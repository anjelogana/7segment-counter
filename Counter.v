==> flow/design.v <==
module BinaryTo7Seg
   (input i_Clk,
    input [3:0] i_Binary_Num,
    output o_Segment_A,
    output o_Segment_B,
    output o_Segment_C,
    output o_Segment_D,
    output o_Segment_E,
    output o_Segment_F,
    output o_Segment_G);
    reg [6:0] r_HexEncode = 7'h00;
    always @ (posedge i_Clk)
        begin
            case (i_Binary_Num)
                4'b0000 : r_HexEncode <= 7'h7E;
                4'b0001 : r_HexEncode <= 7'h30;
                4'b0010 : r_HexEncode <= 7'h6D;
                4'b0011 : r_HexEncode <= 7'h79;
                4'b0100 : r_HexEncode <= 7'h33;
                4'b0101 : r_HexEncode <= 7'h5B;
                4'b0110 : r_HexEncode <= 7'h5F;
                4'b0111 : r_HexEncode <= 7'h70;
                4'b1000 : r_HexEncode <= 7'h7F;
                4'b1001 : r_HexEncode <= 7'h7B;   
            endcase
        end
    assign o_Segment_A = r_HexEncode[6];
    assign o_Segment_B = r_HexEncode[5];
    assign o_Segment_C = r_HexEncode[4];
    assign o_Segment_D = r_HexEncode[3];
    assign o_Segment_E = r_HexEncode[2];
    assign o_Segment_F = r_HexEncode[1];
    assign o_Segment_G = r_HexEncode[0];
endmodule
module Counter (
    input i_Clk,
    input i_Switch_1,
    output o_Segment2_A,
    output o_Segment2_B,
    output o_Segment2_C,
    output o_Segment2_D,
    output o_Segment2_E,
    output o_Segment2_F,
    output o_Segment2_G);
    reg [3:0] r_Count = 4'b0000;
    reg r_Switch_1 = 1'b0;
    wire w_Switch_1;
    wire w_Segment2_A;
    wire w_Segment2_B;
    wire w_Segment2_C;
    wire w_Segment2_D;
    wire w_Segment2_E;
    wire w_Segment2_F;
    wire w_Segment2_G;
    DebounceSwitch Instance
    (.i_Clk(i_Clk),
     .i_Switch(i_Switch_1),
     .o_Switch(w_Switch_1));
    always @ (posedge i_Clk)
    begin
        r_Switch_1 <= w_Switch_1;
        if (w_Switch_1 == 1'b1 && r_Switch_1 == 1'b0)
            begin
                if (r_Count == 9)
                    r_Count <= 0;
                else
                    r_Count <= r_Count + 1;
            end
    end
    BinaryTo7Seg SegInst
    (.i_Clk(i_Clk),
     .i_Binary_Num(r_Count),
     .o_Segment_A(w_Segment2_A),
     .o_Segment_B(w_Segment2_B),
     .o_Segment_C(w_Segment2_C),
     .o_Segment_D(w_Segment2_D),
     .o_Segment_E(w_Segment2_E),
     .o_Segment_F(w_Segment2_F),
     .o_Segment_G(w_Segment2_G));
     assign o_Segment2_A = ~w_Segment2_A;
     assign o_Segment2_B = ~w_Segment2_B;
     assign o_Segment2_C = ~w_Segment2_C;
     assign o_Segment2_D = ~w_Segment2_D;
     assign o_Segment2_E = ~w_Segment2_E;
     assign o_Segment2_F = ~w_Segment2_F;
     assign o_Segment2_G = ~w_Segment2_G;
endmodule
module DebounceSwitch
    (input i_Clk,
     input i_Switch,
     output o_Switch);
     parameter c_DEBOUNCE_LIMIT = 250000;  
     reg r_State = 1'b0;
     reg [17:0] r_Count = 0;  
     always @ (posedge i_Clk)
     begin
        if (i_Switch !== r_State && r_Count < c_DEBOUNCE_LIMIT)
            r_Count <= r_Count + 1;  
        else if (r_Count == c_DEBOUNCE_LIMIT)
            begin
                r_State <= i_Switch;
                r_Count <= 0;
            end
        else
            r_Count <= 0;
     end
     assign o_Switch = r_State;
endmodule
== Step by step through the tools: Counter ==
Tool output for the design above, in the order of the flow.
Lines are those of the file above, counted from 1.
Operators: Yosys type, input widths -> output width; for muxes data width and select width s.
Library cell names are shortened.
Not given: n/a

* Design top: Counter
* Clock port: i_Clk
* Cell library: sky130hd
* Library corner: tt_025C_1v80

== Word level ==
Yosys after proc, flatten, opt, wreduce and memory -nomap, before mapping. Memory bits, and registers merged into a memory's read port (data or address), are not among the register bits. Print and check cells are not counted. Equal cells are merged and count once.

* Add/subtract/negate cells: 2
* Order comparisons: 1
* Eq/ne operators: 11
* Muxes and demuxes: 1
* Bitwise logic cells: 9
* Reductions and logical operators: 5

{| class="wikitable"
|+ Operators by type and width
! operator !! number
|-
| $pmux 7 s10 || 1
|-
| $add 18x1->18 const B || 1
|-
| $lt 18x18->1 const B || 1
|-
| $eq 18x18->1 const B || 1
|-
| $eq 4x3->1 const B || 4
|-
| $reduce_bool 10->1 || 1
|-
| $not 1->1 || 9
|-
| $eq 4x2->1 const B || 2
|-
| $eq 4x4->1 const B || 2
|-
| $add 4x1->4 const B || 1
|-
| $eq 4x1->1 const B || 1
|-
| $logic_not 4->1 || 1
|-
| $logic_and 1x1->1 || 2
|-
| $reduce_and 2->1 || 1
|-
| $nex 1x1->1 || 1
|}

* Register bits: 31
* Input bits: 2
* Output and inout port bits: 7

== Depth ==
Longest topological path by Yosys (ltp), each cell counted once; first at word level (registers and memories cut), then after technology mapping (sequential cells cut; the memories' decode and read muxes count).

* Depth after elaboration: 4
* ABC_AREA: 0
* Mapped depth: 6

== Synthesis result ==
Yosys stat after the flow's synthesis: flattened, memories mapped to cells. It holds for the ABC_AREA given above (unset counts as 0); a run with the other value may have another netlist.

* Cell count: 170
* Synthesis area: 1560.2 um^2
* Area of sequential cells: 740.7 um^2
* Flip-flop cells: 31
* Buffer cells: 8

{| class="wikitable"
|+ Cells by type
! cell type !! number !! total area (um^2)
|-
| dfxtp_1 || 19 || 380.365
|-
| edfxtp_1 || 12 || 360.346
|-
| nor2_1 || 31 || 116.362
|-
| xnor2_1 || 11 || 96.342
|-
| ha_1 || 6 || 75.072
|-
| inv_1 || 15 || 56.304
|-
| xor2_1 || 6 || 52.55
|-
| nand3_1 || 10 || 50.048
|-
| nand4_1 || 8 || 50.048
|-
| nor3_1 || 8 || 40.038
|-
| nor4_1 || 6 || 37.536
|-
| nand2_1 || 7 || 26.275
|-
| o21ai_0 || 5 || 25.024
|-
| o31ai_4 || 1 || 21.27
|-
| nor2b_1 || 3 || 18.768
|-
| o31a_1 || 2 || 17.517
|-
| nor3_4 || 1 || 16.266
|-
| clkbuf_1 || 4 || 15.014
|}

Not listed: further types 14, cells in them 15.
By module: a second synthesis without flattening, with its own total; a netlist apart from the flattened one above.

* Cells (unflattened synthesis): 158
* Area total of the unflattened synthesis: 1519.0 um^2

Rows give one instance, submodules left out.

{| class="wikitable"
|+ Modules
! module !! times used !! cells !! area (um^2)
|-
| DebounceSwitch || 1 || 102 || 887.1
|-
| BinaryTo7Seg || 1 || 30 || 352.8
|-
| Counter || 1 || 26 || 279.0
|}

== Timing after synthesis ==
Source: OpenSTA report_checks on the synthesized netlist (no wires, ideal clock, input and output delay 20% of the period each), path of least setup slack; recovery checks are left aside. Register names are those of the netlist, which keeps one name where synthesis merged equal registers.

* Kind: register -> register
* Start point: register r_Count[0]
* End point: register SegInst.r_HexEncode[0]
* Period: 2.81 ns
* Library setup time: 0.375 ns
* Launch time at the first pin: 0.000 ns
* Arrival: 1.414 ns
* Path slack: 1.022 ns
* Path delay: 1.789 ns
* Stages on the path: 6
* Path buffers: 1
* Period reached after synthesis: 1.788 ns

"path delay" is the arrival time less input delay plus setup time.
"stages on the path": output pins that drive a net of the path, with the launching flip-flop's if there is one; two outputs of one cell count as two.
"period reached after synthesis" is the clock period less the worst setup slack; recovery checks do not enter. This is arithmetic on one report: input and output delays are still those of the set period (20% each).
Between the ends stands the longest chain of elaborated cells between them, by number of cells; it is not shown to be the way that was timed. Of several equally long chains one is given.
Each line given opens the expression or statement behind the cell; cells for indexed reads and writes are added by Yosys, which also makes memories of some case tables.
At most two assigning lines are given for a register; there are more.
The path ends at the enable pin of a flip-flop; only ways to that pin are counted.

* Cells stage by stage: edfxtp_1 -> inv_1 -> ha_1 -> clkbuf_1 -> o21bai_1 -> a22oi_1
* Length of the longest elaborated chain: 2

{| class="wikitable"
|+ RTL lines, path post-synthesis
! item !! RTL line !! text
|-
| from (decl) || 45 || <nowiki>reg [3:0] r_Count = 4'b0000;</nowiki>
|-
| from (assign) || 65 || <nowiki>r_Count <= 0;</nowiki>
|-
| from (assign) || 67 || <nowiki>r_Count <= r_Count + 1;</nowiki>
|-
| $logic_not 4->1 || 14 || <nowiki>case (i_Binary_Num)</nowiki>
|-
| $reduce_bool 10->1 || n/a ||
|-
| to (assign) || 15 || <nowiki>4'b0000 : r_HexEncode <= 7'h7E;</nowiki>
|-
| to (assign) || 16 || <nowiki>4'b0001 : r_HexEncode <= 7'h30;</nowiki>
|-
| to (decl) || 11 || <nowiki>reg [6:0] r_HexEncode = 7'h00;</nowiki>
|}

== Path in the finished layout ==
Path of least setup slack in the final report of job 1 (OpenROAD, finished layout, wires in). Where an end is a register, its clock arrival counts in the times.

* Kind: register -> register
* Start point: register r_Count[0]
* End point: register SegInst.r_HexEncode[6]
* Period: 1.38 ns
* Library setup time: 0.23 ns
* Launch time at the first pin: 0.33 ns
* Arrival: 1.61 ns
* Path slack: -0.13 ns
* Stages on the path: 6
* Path buffers: 1

Between the ends stands the longest chain of elaborated cells between them, by number of cells; it is not shown to be the way that was timed. Of several equally long chains one is given.
At most two assigning lines are given for a register; there are more.
Ways into the end's enable are left out, as the timed path ends at the data pin.

* Cells stage by stage: edfxtp_1 -> buf_6 -> ha_4 -> nor3_2 -> o21ai_2 -> a21o_1
* Length of the longest elaborated chain: 2

{| class="wikitable"
|+ RTL lines, path post-layout
! item !! RTL line !! text
|-
| from (decl) || 45 || <nowiki>reg [3:0] r_Count = 4'b0000;</nowiki>
|-
| from (assign) || 65 || <nowiki>r_Count <= 0;</nowiki>
|-
| from (assign) || 67 || <nowiki>r_Count <= r_Count + 1;</nowiki>
|-
| $eq 4x4->1 || 14 || <nowiki>case (i_Binary_Num)</nowiki>
|-
| $pmux 7 s10 || 14 ||
|-
| to (assign) || 15 || <nowiki>4'b0000 : r_HexEncode <= 7'h7E;</nowiki>
|-
| to (assign) || 16 || <nowiki>4'b0001 : r_HexEncode <= 7'h30;</nowiki>
|-
| to (decl) || 11 || <nowiki>reg [6:0] r_HexEncode = 7'h00;</nowiki>
|}

--- measured runs ---
Stored flow runs of Counter (2 of them; Yosys, OpenROAD, sky130hd). They differ in their settings and are not a sequence. Constraints: input delay and output delay 20% of the set period each, output load 0.01 pF.
"achieved period" is the run's clock period less its worst setup slack. It is reckoned from that one timing run; input and output delays stay at 20% of the period that was set.
"time of the worst setup path" = time allowed to the worst setup path (clock period - input delay - output delay, where it has them) - its slack; a late launch clock adds to it, a late capture clock takes from it.
"total power after layout": no workload was simulated; the value follows from the tool's default switching activity.

=== Job 1 ===
{| class="wikitable"
! Setting !! Value
|-
| period_ns || 1.38
|-
| CORE_UTILIZATION || 48
|-
| SETUP_SLACK_MARGIN || 0.14
|-
| PLACE_DENSITY || 0.63
|-
| ABC_AREA || 0
|-
| GPL_TIMING_DRIVEN || 1
|-
| CTS_CLUSTER_SIZE || 94
|-
| CAP_MARGIN || 20
|-
| MAX_ROUTING_LAYER || met5
|-
| CORE_MARGIN || 2
|-
| SLEW_MARGIN || 20
|-
! Result !! Value
|-
| Standard-cell area after layout || 2258.4 um^2
|-
| Time of the worst setup path || 1.51 ns
|-
| Worst setup path kind || register -> register
|-
| Total negative slack || -3.235 ns
|-
| Worst hold slack || 0.418 ns
|-
| Die footprint || 3722.8 um^2
|-
| Achieved period || 1.511 ns
|-
| Worst setup slack after layout || -0.131 ns
|-
| Total power after layout || 0.001536 W
|-
| Utilization after routing || 0.734
|-
| Netlist area reported by Yosys || 1560.2 um^2
|}

=== Job 2 ===
{| class="wikitable"
! Setting !! Value
|-
| period_ns || 3.45
|-
| CORE_UTILIZATION || 21
|-
| SETUP_SLACK_MARGIN || 0.22
|-
| PLACE_DENSITY_LB_ADDON || 0.0
|-
| CORE_ASPECT_RATIO || 0.72
|-
| CELL_PAD_IN_SITES_DETAIL_PLACEMENT || 1
|-
| TNS_END_PERCENT || 100
|-
| ABC_AREA || 1
|-
| GPL_TIMING_DRIVEN || 1
|-
| CTS_CLUSTER_SIZE || 32
|-
| CAP_MARGIN || 20
|-
| CORE_MARGIN || 2
|-
| SLEW_MARGIN || 20
|-
! Result !! Value
|-
| Time of the worst setup path || 1.23 ns
|-
| Worst setup path kind || register -> output
|-
| Standard-cell area after layout || 1964.4 um^2
|-
| Worst setup slack after layout || 1.527 ns
|-
| Worst hold slack || 0.438 ns
|-
| Total negative slack || 0.000 ns
|-
| Netlist area reported by Yosys || 1687.9 um^2
|-
| Die footprint || 8780.1 um^2
|-
| Achieved period || 1.923 ns
|-
| Total power after layout || 0.0006688 W
|-
| Utilization after routing || 0.254
|}
--- end ---
